==> flow/design.v <==
package dma_pkg;
    parameter int unsigned N_CHANNELS  = 4;
    parameter int unsigned DATA_W      = 32;
    parameter int unsigned ADDR_W      = 32;
    parameter int unsigned DESC_ADDR_W = 32;
    parameter int unsigned CHANNEL_W   = $clog2(N_CHANNELS);
    typedef enum logic [2:0] {
        CH_IDLE,
        CH_DESC_FETCH,
        CH_XFER_READ,
        CH_XFER_WRITE, 
        CH_COMPLETE,
        CH_ERROR
    } channel_state_e;
    typedef struct packed {
        logic [DESC_ADDR_W-1:0] next_desc;   
        logic [ADDR_W-1:0]      src_addr;    
        logic [ADDR_W-1:0]      dst_addr;    
        logic [23:0]            length;      
        logic [7:0]             control;     
    } dma_desc_t;
    parameter int CTRL_LAST_BIT = 7;
    parameter int CTRL_CONFIG_MSB = 6;
    parameter int CTRL_CONFIG_LSB = 0;
    typedef struct packed {
        logic [31:0] ctrl;
        logic [31:0] status;
        logic [31:0] channel_enable;
    } dma_regs_t;
endpackage
module clint(
    input  logic        clk_i,
    input  logic        rst_ni,
    input  logic        msip_we,
    input  logic        msip_wdata,
    input  logic        mtimecmp_we,
    input  logic [63:0] mtimecmp_wdata,
    output logic [63:0] mtime_o,
    output logic        timer_irq_o,
    output logic        soft_irq_o
    );
    logic [63:0] mtimecmp;
    logic        msip;
     always_ff @(posedge clk_i or negedge rst_ni) begin
           if (!rst_ni) begin
              mtime_o     <= 64'd0;
              mtimecmp  <= 64'd0;
              msip      <= 1'b0;
              timer_irq_o <= 1'b0;
              soft_irq_o  <= 1'b0;
           end else begin
               mtime_o     <= mtime_o + 1;
                if (mtimecmp_we) mtimecmp <= mtimecmp_wdata;
                if (msip_we)     msip     <= msip_wdata;
                timer_irq_o <= ((mtime_o + 64'd1) >= (mtimecmp_we ? mtimecmp_wdata : mtimecmp));
                soft_irq_o  <= (msip_we ? msip_wdata : msip);
           end
       end
endmodule
# [Tool chain data of clint]
# Tool output for the design above, in the order of the flow.
# Lines are those of the file above, counted from 1.
# Operators: Yosys type, input widths -> output width; for muxes data width and select width s.
# Library cell names are shortened.
# Not given: n/a
[setup] top_module="clint" clock="clk_i" lib="sky130hd" corner="tt_025C_1v80"

# [After elaboration]
# Counts by Yosys on the flattened word-level netlist (proc, flatten, opt, wreduce; memories kept). Register bits leave out memories and registers merged into their read ports (data or address); mux counts leave out enables and synchronous resets folded into registers. Print and check cells are left out.
[classes] add_sub_neg=2 n_cmp=1 mux=1
[ops] cell="$add 64x1->64 const B" n=2
[ops] cell="$ge 64x64->1" n=1
[ops] cell="$mux 64" n=1
[word_totals] register_bits=130 in_bits=69 out_inout_bits=66 wordCells=8

# [Longest topological paths]
# Yosys ltp: most cells in a row. Word level: on the elaborated netlist, between registers, memories and ports. Mapped: between sequential cells and ports; inverters and the memories' decode and read muxes count.
[depth] depth_word=2 abc_area=1 depth_mapped=20 mapped_depth_nobuf=20

# [Netlist]
# Source: synth_stat.txt of the flow (Yosys; design flattened, memories mapped). It holds for the ABC_AREA given above (unset counts as 0); a run with the other value may have another netlist.
# The area totals of this step are shown rounded.
[mapped] mapped_cells=1007 yosys_area_mm2=0.007833 sequential_area_mm2=0.003253 flip_flops=130 buf_cells=14
[by_type] cell="dfrtp_1" n=130 type_area_um2=3253.12
[by_type] cell="nand2_1" n=233 type_area_um2=874.589
[by_type] cell="ha_1" n=65 type_area_um2=813.28
[by_type] cell="inv_1" n=198 type_area_um2=743.213
[by_type] cell="nor2_1" n=100 type_area_um2=375.36
[by_type] cell="xor2_1" n=40 type_area_um2=350.336
[by_type] cell="o21ai_0" n=69 type_area_um2=345.331
[by_type] cell="xnor2_1" n=18 type_area_um2=157.651
[by_type] cell="nand4_1" n=25 type_area_um2=156.4
[by_type] cell="nand3_1" n=30 type_area_um2=150.144
[by_type] cell="a21oi_1" n=26 type_area_um2=130.125
[by_type] cell="nor3_1" n=22 type_area_um2=110.106
[by_type] cell="nor3_4" n=3 type_area_um2=48.797
[by_type] cell="clkbuf_1" n=10 type_area_um2=37.536
[by_type] cell="nand2_2" n=5 type_area_um2=31.28
[by_type] cell="nor2_2" n=4 type_area_um2=25.024
[by_type] cell="mux2_2" n=2 type_area_um2=22.522
[by_type] cell="nand3b_1" n=3 type_area_um2=22.522
# Other cell types: 16; their cells: 24.

# [Timing after synthesis]
# Path of least setup slack by OpenSTA after synthesis, without wires, with an ideal clock, recovery checks aside; 20% of the period is set as input and as output delay. Where synthesis merged equal registers, the netlist keeps one of their names.
[synth_timing] path_type="in2reg" from="in mtimecmp_we" to="reg timer_irq_o" tclk_ps=6850 in_delay_ps=1370 setup_ps=117 t_arrival_ps=2996 required_time_ps=6733 path_slack_ps=3737 path_delay_ps=1743 path_stages=15 synth_period_reached_ps=3113
# "path_delay_ps" = arrival - input delay + setup time.
# "path_stages": output pins that drive a net of the path, with the launching flip-flop's if there is one; two outputs of one cell count as two.
# "synth_period_reached_ps" is the clock period less the worst setup slack; recovery checks do not enter. This is arithmetic on one report: input and output delays are still those of the set period (20% each).
# The rows between start and end are the longest chain of elaborated cells between them; the timing report does not say that the signal goes this way. Where chains are equally long, one stands for them.
# A line is the first line of the expression or statement that the cell stems from. Yosys adds cells for indexed reads and writes and turns some case tables into memories.
[synth_via] path_cell_list="buf_2 clkbuf_1 buf_2 nand2_1 o21ai_0 ha_1 a21o_1 nor2_1 nand2_1 nand2_1 nand2_1 nor2_1 nand2_1 nand2_1 nand2_1" elab_chain_cells=2 cone_cells=2
[synth_lines] element="start: declaration" line=36 rtl="input  logic        mtimecmp_we,"
[synth_lines] element="$mux 64" line=55 rtl="timer_irq_o <= ((mtime_o + 64'd1) >= (mtimecmp_we ? mtimecmp_wdata : mtimecmp));"
[synth_lines] element="$ge 64x64->1" line=55
[synth_lines] element="end: assignment" line=49 rtl="timer_irq_o <= 1'b0;"
[synth_lines] element="end: assignment" line=55
[synth_lines] element="end: declaration" line=39 rtl="output logic        timer_irq_o,"

# [Path in the finished layout]
# From the final timing report of run A: the path of least setup slack in the routed layout; clock arrival at registers is part of the times.
# The report prints the path's times to 10 ps; the period is as set.
[layout_timing] path_type="reg2reg" from="reg mtime_o[12]" to="reg timer_irq_o" tclk_ps=2290 setup_ps=60 t_arrival_ps=4330 required_time_ps=2670 path_slack_ps=-1660 path_stages=20
# The rows between start and end are the longest chain of elaborated cells between them; the timing report does not say that the signal goes this way. Where chains are equally long, one stands for them.
[layout_via] path_cell_list="dfrtp_1 buf_4 nand2_2 nor2_2 nand2_2 buf_6 nor2_4 buf_6 nand2_4 nor2_1 xor2_1 ha_1 nand4_1 nor3_2 nand2_2 nor2_1 nand2_1 nand2_1 nor2_1 nand2_1" elab_chain_cells=2 cone_cells=2 lines_between=1
[layout_lines] element="start: declaration" line=38 rtl="output logic [63:0] mtime_o,"
[layout_lines] element="start: assignment" line=46 rtl="mtime_o     <= 64'd0;"
[layout_lines] element="start: assignment" line=52 rtl="mtime_o     <= mtime_o + 1;"
[layout_lines] element="$add 64x1->64" line=55 rtl="timer_irq_o <= ((mtime_o + 64'd1) >= (mtimecmp_we ? mtimecmp_wdata : mtimecmp));"
[layout_lines] element="$ge 64x64->1" line=55
[layout_lines] element="end: assignment" line=49 rtl="timer_irq_o <= 1'b0;"
[layout_lines] element="end: assignment" line=55
[layout_lines] element="end: declaration" line=39 rtl="output logic        timer_irq_o,"

# Settings and measured results of 2 stored flow runs for module clint (sky130hd), not sorted in any way. The constraints put input and output delay at 20% of the set period each and load the outputs with 0.01 pF.
# "worst_setup_path_time_ps" means the part of the period allowed to the worst setup path (the constraints hold back 20% at inputs and 20% at outputs) less its slack; where the path has registers, the arrival times of their clocks count too.
# "worst_setup_path_time_ps" is given in steps of 10 ps.
# The measured numbers are rounded.
run="run A" settings period_ns=2.29 CORE_UTILIZATION=57 PLACE_DENSITY_LB_ADDON=0.28 ABC_AREA=1 CTS_CLUSTER_SIZE=74 CTS_CLUSTER_DIAMETER=373 CAP_MARGIN=20 CORE_MARGIN=2 SLEW_MARGIN=20
run="run A" results synthesis_area_mm2=0.007833 total_die_area_mm2=0.0147 finish.stdcell_area_mm2=0.01233 timing.setup.ws_ps=-1656 setup_tns_ps=-2320 worst_setup_path_time_ps=3950 critical_path_type="reg2reg"
run="run B" settings period_ns=4.02 CORE_UTILIZATION=15 SETUP_SLACK_MARGIN=0.13 CELL_PAD_IN_SITES_DETAIL_PLACEMENT=2 TNS_END_PERCENT=10 GPL_TIMING_DRIVEN=0 CAP_MARGIN=10 SLEW_MARGIN=30 MAX_ROUTING_LAYER="met5" CORE_MARGIN=2
run="run B" results synthesis_area_mm2=0.006754 total_die_area_mm2=0.04674 finish.stdcell_area_mm2=0.009847 timing.setup.ws_ps=146 setup_tns_ps=0 worst_setup_path_time_ps=3870 critical_path_type="reg2reg"
