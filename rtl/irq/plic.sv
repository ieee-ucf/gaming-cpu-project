==> flow/design.v <==
package dma_pkg;
    parameter int unsigned N_CHANNELS  = 4;
    parameter int unsigned DATA_W      = 32;
    parameter int unsigned ADDR_W      = 32;
    parameter int unsigned DESC_ADDR_W = 32;
    parameter int unsigned CHANNEL_W   = $clog2(N_CHANNELS);
    typedef enum logic [2:0] {
        CH_IDLE,
        CH_DESC_FETCH,
        CH_XFER_READ,
        CH_XFER_WRITE, 
        CH_COMPLETE,
        CH_ERROR
    } channel_state_e;
    typedef struct packed {
        logic [DESC_ADDR_W-1:0] next_desc;   
        logic [ADDR_W-1:0]      src_addr;    
        logic [ADDR_W-1:0]      dst_addr;    
        logic [23:0]            length;      
        logic [7:0]             control;     
    } dma_desc_t;
    parameter int CTRL_LAST_BIT = 7;
    parameter int CTRL_CONFIG_MSB = 6;
    parameter int CTRL_CONFIG_LSB = 0;
    typedef struct packed {
        logic [31:0] ctrl;
        logic [31:0] status;
        logic [31:0] channel_enable;
    } dma_regs_t;
endpackage
`timescale 1ns / 1ps
module PLIC #(
    parameter NSOURCES     = 8,
    parameter PRIO_WIDTH   = 3,
    parameter SRC_ID_WIDTH = 3
)(
    input logic clk_i,
    input logic rst_ni,
    input logic claim_req_i,
    input logic complete_i,
    input logic [NSOURCES-1:0] src_i,        
    input logic [NSOURCES*PRIO_WIDTH-1:0] priority_wdata,
    input logic priority_we,
    input logic [NSOURCES-1:0] enable_wdata,
    input logic enable_we,
    output logic ext_irq_o,
    output logic [SRC_ID_WIDTH-1:0] claim_o
);
    logic [NSOURCES*PRIO_WIDTH-1:0] priorities;    
    logic [NSOURCES-1:0] enable;                   
    logic [SRC_ID_WIDTH-1:0] claim;                
    logic [NSOURCES-1:0] pending;                  
    logic [SRC_ID_WIDTH-1:0] highestPriorIndex;
    logic [PRIO_WIDTH-1:0] tempHighestValue;
    logic activeClaim;
    assign claim_o   = activeClaim ? (claim + 1'b1) : '0;
    assign ext_irq_o = (!activeClaim) && (tempHighestValue != 0);
    always_comb begin
        tempHighestValue  = 0;
        highestPriorIndex = 0;
        for (int i = 0; i < NSOURCES; i++) begin
            if (pending[i] && enable[i] && priorities[i*PRIO_WIDTH +: PRIO_WIDTH] > tempHighestValue) begin
                tempHighestValue  = priorities[i*PRIO_WIDTH +: PRIO_WIDTH];
                highestPriorIndex = i[SRC_ID_WIDTH-1:0];
            end
        end
    end
    always_ff @(posedge clk_i or negedge rst_ni) begin
        if (!rst_ni) begin
            priorities  <= 0;
            enable      <= 0;
            claim       <= 0;
            pending     <= 0;
            activeClaim <= 0;
        end else begin
            if (priority_we)
                priorities <= priority_wdata;
            if (enable_we)
                enable <= enable_wdata;
            for (int i = 0; i < NSOURCES; i++) begin
                pending[i] <= pending[i];
                if(!(activeClaim && (i == claim))) begin
                    pending[i] <= pending[i] | src_i[i];
                end
            end
            if (complete_i && activeClaim) begin
                activeClaim <= 0;
            end
            if (claim_req_i && !activeClaim && tempHighestValue != 0) begin
                claim <= highestPriorIndex;
                pending[highestPriorIndex] <= 0;
                activeClaim <= 1;
            end
        end
    end
endmodule
# [Tool chain data of PLIC]
# Tool output for the design above, in the order of the flow.
# Lines are those of the file above, counted from 1.
# Operators: Yosys type, input widths -> output width; for muxes data width and select width s.
# Cell names lack the library's common part.
# A cell with -- has no value.
[setup] top="PLIC" clock="clk_i" library="sky130hd" lib_corner="tt_025C_1v80"

# [After elaboration]
# Counts by Yosys on the flattened word-level netlist (proc, flatten, opt, wreduce; memories kept). Register bits leave out memories and registers merged into their read ports (data or address). Print and check cells are left out. Cells with the same type and inputs are merged into one.
[classes] cmp=8 logic=11 muxes=27 addsub=2 reduce_and_logical=32 shifts=2 eq_ne=7
[op_table] op="$mux 3" n=15
[op_table] op="$logic_and 1x1->1" n=28
[op_table] op="$gt 3x3->1" n=7
[op_table] op="$shift 1x4->8 const A" n=2
[op_table] op="$eq 3x3->1 const A" n=4
[op_table] op="$mux 1" n=11
[op_table] op="$or 1x1->1" n=8
[op_table] op="$and 8x8->8" n=1
[op_table] op="$or 8x8->8" n=1
[op_table] op="$not 8->8" n=1
[op_table] op="$mux 8" n=1
[op_table] op="$eq 2x3->1 const A" n=2
[op_table] op="$neg 3->4" n=1
[op_table] op="$eq 1x3->1 const A" n=1
[op_table] op="$add 3x1->3 const B" n=1
[op_table] op="$gt 3x1->1 const B" n=1
[op_table] op="$logic_not 3->1" n=1
[op_table] op="$reduce_bool 3->1" n=1
[op_table] op="$reduce_bool 2->1" n=1
[op_table] op="$logic_not 1->1" n=1
[word_totals] elab_cells=94 regBits=44 out_inout_bits=4 inputBits=46

# [Longest topological paths]
# Yosys ltp: most cells in a row. Word level: on the elaborated netlist, between registers, memories and ports. Mapped: between sequential cells and ports; inverters and the memories' decode and read muxes count.
[logic_depth] word_depth=30 abc_area=1 ltp_mapped=61 ltp_nobuf=61

# [After synthesis]
# Source: synth_stat.txt of the flow (Yosys; design flattened, memories mapped). It holds for the ABC_AREA given above (unset counts as 0); a run with the other value may have another netlist.
[by_type] cell="dfrtp_1" n=51 type_area_um2=1.28E+03
[by_type] cell="nand2_1" n=85 type_area_um2=319.056
[by_type] cell="ha_1" n=18 type_area_um2=225.216
[by_type] cell="inv_1" n=50 type_area_um2=187.68
[by_type] cell="o21ai_0" n=37 type_area_um2=185.178
[by_type] cell="mux2_2" n=12 type_area_um2=135.13
[by_type] cell="nand2_4" n=11 type_area_um2=123.869
[by_type] cell="nand3_1" n=23 type_area_um2=115.11
[by_type] cell="a21oi_1" n=18 type_area_um2=90.086
[by_type] cell="nand3_2" n=8 type_area_um2=80.077
[by_type] cell="nor2_1" n=20 type_area_um2=75.072
[by_type] cell="nand2_2" n=11 type_area_um2=68.816
[by_type] cell="a21oi_4" n=3 type_area_um2=48.797
[by_type] cell="a21oi_2" n=4 type_area_um2=35.034
[by_type] cell="nand3_4" n=2 type_area_um2=35.034
[by_type] cell="clkbuf_1" n=7 type_area_um2=26.275
[by_type] cell="dfstp_2" n=1 type_area_um2=26.275
[by_type] cell="nand4_1" n=4 type_area_um2=25.024
# Other cell types: 19; their cells: 31.
[synth_totals] seqArea_um2=1302.5 buf_cells=9 flip_flops=52 synth_area_um2=3296.9 stdcells=396

# [Worst setup path after synthesis]
# Path of least setup slack by OpenSTA after synthesis, without wires, with an ideal clock, recovery checks aside; 20% of the period is set as input and as output delay. Where synthesis merged equal registers, the netlist keeps one of their names.
[synth_timing] path_kind="flip-flop to output port" startpoint="register pending[0]" endpoint="output ext_irq_o" clock_period_ns=19.1 out_delay_ns=3.820 n_path_buf=0 t_arrival_ns=7.154 t_required_ns=15.280 setup_slack_ns=8.126 driving_pins=50 path_delay_ns=7.154 launch_ns=0.000 synth_period_reached_ns=10.974
# "path_delay_ns" is the arrival time less input delay plus setup time.
# A path that ends at an output port has no setup time.
# "driving_pins": output pins that drive a net of the path, with the launching flip-flop's if there is one; two outputs of one cell count as two.
# "synth_period_reached_ns" is the clock period less the worst setup slack; recovery checks do not enter. This is arithmetic on one report: input and output delays are still those of the set period (20% each).
# Between the ends stands the longest chain of elaborated cells between them, by number of cells; it is not shown to be the way that was timed. Of several equally long chains one is given.
# Each line given opens the expression or statement behind the cell; cells for indexed reads and writes are added by Yosys, which also makes memories of some case tables.
# At most two assigning lines are given for a register; there are more.
[synth_between] cell_sequence="dfrtp_1 > nand2_2 > nor2_8 > inv_1 > ha_1 > nand3_1 > nand2_1 > inv_2 > nand2_4 > o21ai_0 > ha_1 > inv_1 > nor2_2 > nor2_4 > nand2_4 > o21ai_0 > ha_1 > o21ai_0 > (+14 left out) > nand3_1 > and2_2 > ha_1 > nand2_1 > o21ai_0 > nand4_1 > inv_1 > nand2_1 > nand2_1 > ha_1 > a21oi_1 > o21ai_0 > nand4_1 > inv_1 > a21oi_4 > nand3_4 > nand2_1 > inv_1" elab_chain_len=26 cone_cells=26 classes_between="compare (7); mux (8); reduce/logical (11)"
[synth_rtl] item="start, declared" line=52 source="logic [NSOURCES-1:0] pending;"
[synth_rtl] item="start, assigned" line=81 source="pending[i] <= pending[i];"
[synth_rtl] item="start, assigned" line=83 source="pending[i] <= pending[i] | src_i[i];"
[synth_rtl] item="$logic_and 1x1->1 (2 in a row)" line=62 source="if (pending[i] && enable[i] && priorities[i*PRIO_WIDTH +: PRIO_WIDTH] > tempHighestValue) begin"
[synth_rtl] item="$mux 3" line=62
[synth_rtl] item="$gt 3x3->1" line=62
[synth_rtl] item="$logic_and 1x1->1" line=62
[synth_rtl] item="$mux 3" line=62
[synth_rtl] item="$gt 3x3->1" line=62
[synth_rtl] item="$logic_and 1x1->1" line=62
[synth_rtl] item="(+11 left out)"
[synth_rtl] item="$logic_and 1x1->1" line=62
[synth_rtl] item="$mux 3" line=62
[synth_rtl] item="$gt 3x3->1" line=62
[synth_rtl] item="$logic_and 1x1->1" line=62
[synth_rtl] item="$mux 3" line=62
[synth_rtl] item="$reduce_bool 3->1" line=57 source="assign ext_irq_o = (!activeClaim) && (tempHighestValue != 0);"
[synth_rtl] item="$logic_and 1x1->1" line=57
[synth_rtl] item="end, declared" line=46 source="output logic ext_irq_o,"

# [Timing after layout]
# Path of least setup slack in the final report of job 2 (OpenROAD, finished layout, wires in). Where an end is a register, its clock arrival counts in the times.
[layout_timing] path_kind="flip-flop to flip-flop" startpoint="register enable[0]" endpoint="register (name not given)" setup_time_ns=0.05 clock_period_ns=11.0 setup_slack_ns=1.32 n_path_buf=26 launch_ns=0.31 t_required_ns=11.25 driving_pins=75 t_arrival_ns=9.94
[layout_between] cell_sequence="dfrtp_1 > nand2_4 > nor2_8 > inv_4 > ha_4 > nand3_2 > nand2_2 > inv_2 > nand2_4 > nand2_4 > o21ai_4 > ha_4 > inv_4 > o21bai_1 > inv_1 > nand2_4 > nand2_8 > o21ai_4 > (+39 left out) > buf_4 > buf_4 > buf_6 > buf_6 > buf_4 > buf_6 > buf_6 > buf_6 > buf_4 > buf_6 > buf_6 > buf_6 > buf_4 > buf_4 > nand4_1 > buf_4 > nand2_2 > nand3_2"
[layout_rtl] item="start, declared" line=50 source="logic [NSOURCES-1:0] enable;"
[layout_rtl] item="start, assigned" line=71 source="enable      <= 0;"
[layout_rtl] item="start, assigned" line=79 source="enable <= enable_wdata;"
# No chain of elaborated cells between the ends is given.

# Module PLIC, platform sky130hd: 2 stored runs of the flow (Yosys, OpenROAD) with differing settings, in no particular order. Input and output delays are each 20% of the period that was set; the output load is 0.01 pF.
# By "period_reached_ns" is meant the clock period of the run minus its worst setup slack. This is arithmetic on one report: input and output delays are still those of the set period (20% each).
# "worst_path_allowed_less_slack_ns" means the part of the period allowed to the worst setup path (the constraints hold back 20% at inputs and 20% at outputs) less its slack; where the path has registers, the arrival times of their clocks count too.
# "fin_power_uw" rests on the timing tool's default activity at the inputs, not on a simulated workload.
run="job 1" settings period_ns=9.17 CORE_UTILIZATION=53 SETUP_SLACK_MARGIN=-0.35 PLACE_DENSITY_LB_ADDON=0.17 CORE_ASPECT_RATIO=0.84 CORE_MARGIN=6 CELL_PAD_IN_SITES_DETAIL_PLACEMENT=2 GPL_TIMING_DRIVEN=1 GPL_ROUTABILITY_DRIVEN=1 CTS_CLUSTER_SIZE=23 CAP_MARGIN=35 SLEW_MARGIN=40 MIN_ROUTING_LAYER="met2"
run="job 1" outcome="unfinished; error DPL-0033 in placement"
run="job 2" settings period_ns=11.0 CORE_UTILIZATION=38 SETUP_SLACK_MARGIN=0.96 PLACE_DENSITY_LB_ADDON=0.0 CORE_MARGIN=4 CELL_PAD_IN_SITES_DETAIL_PLACEMENT=0 ABC_AREA=1 GPL_TIMING_DRIVEN=0 CAP_MARGIN=20 SLEW_MARGIN=20
run="job 2" results synthArea_um2=3296.9 design_die_area_um2=10230.3 post_route_stdcell_area_um2=4839.6 final_util_pct=58.0 setup_ws_ns=1.318 setupTns_ns=0.000 timing.hold.ws_ns=0.525 fin_power_uw=1253 period_reached_ns=9.682 worst_path_allowed_less_slack_ns=9.68 critical_path_kind="flip-flop to flip-flop"
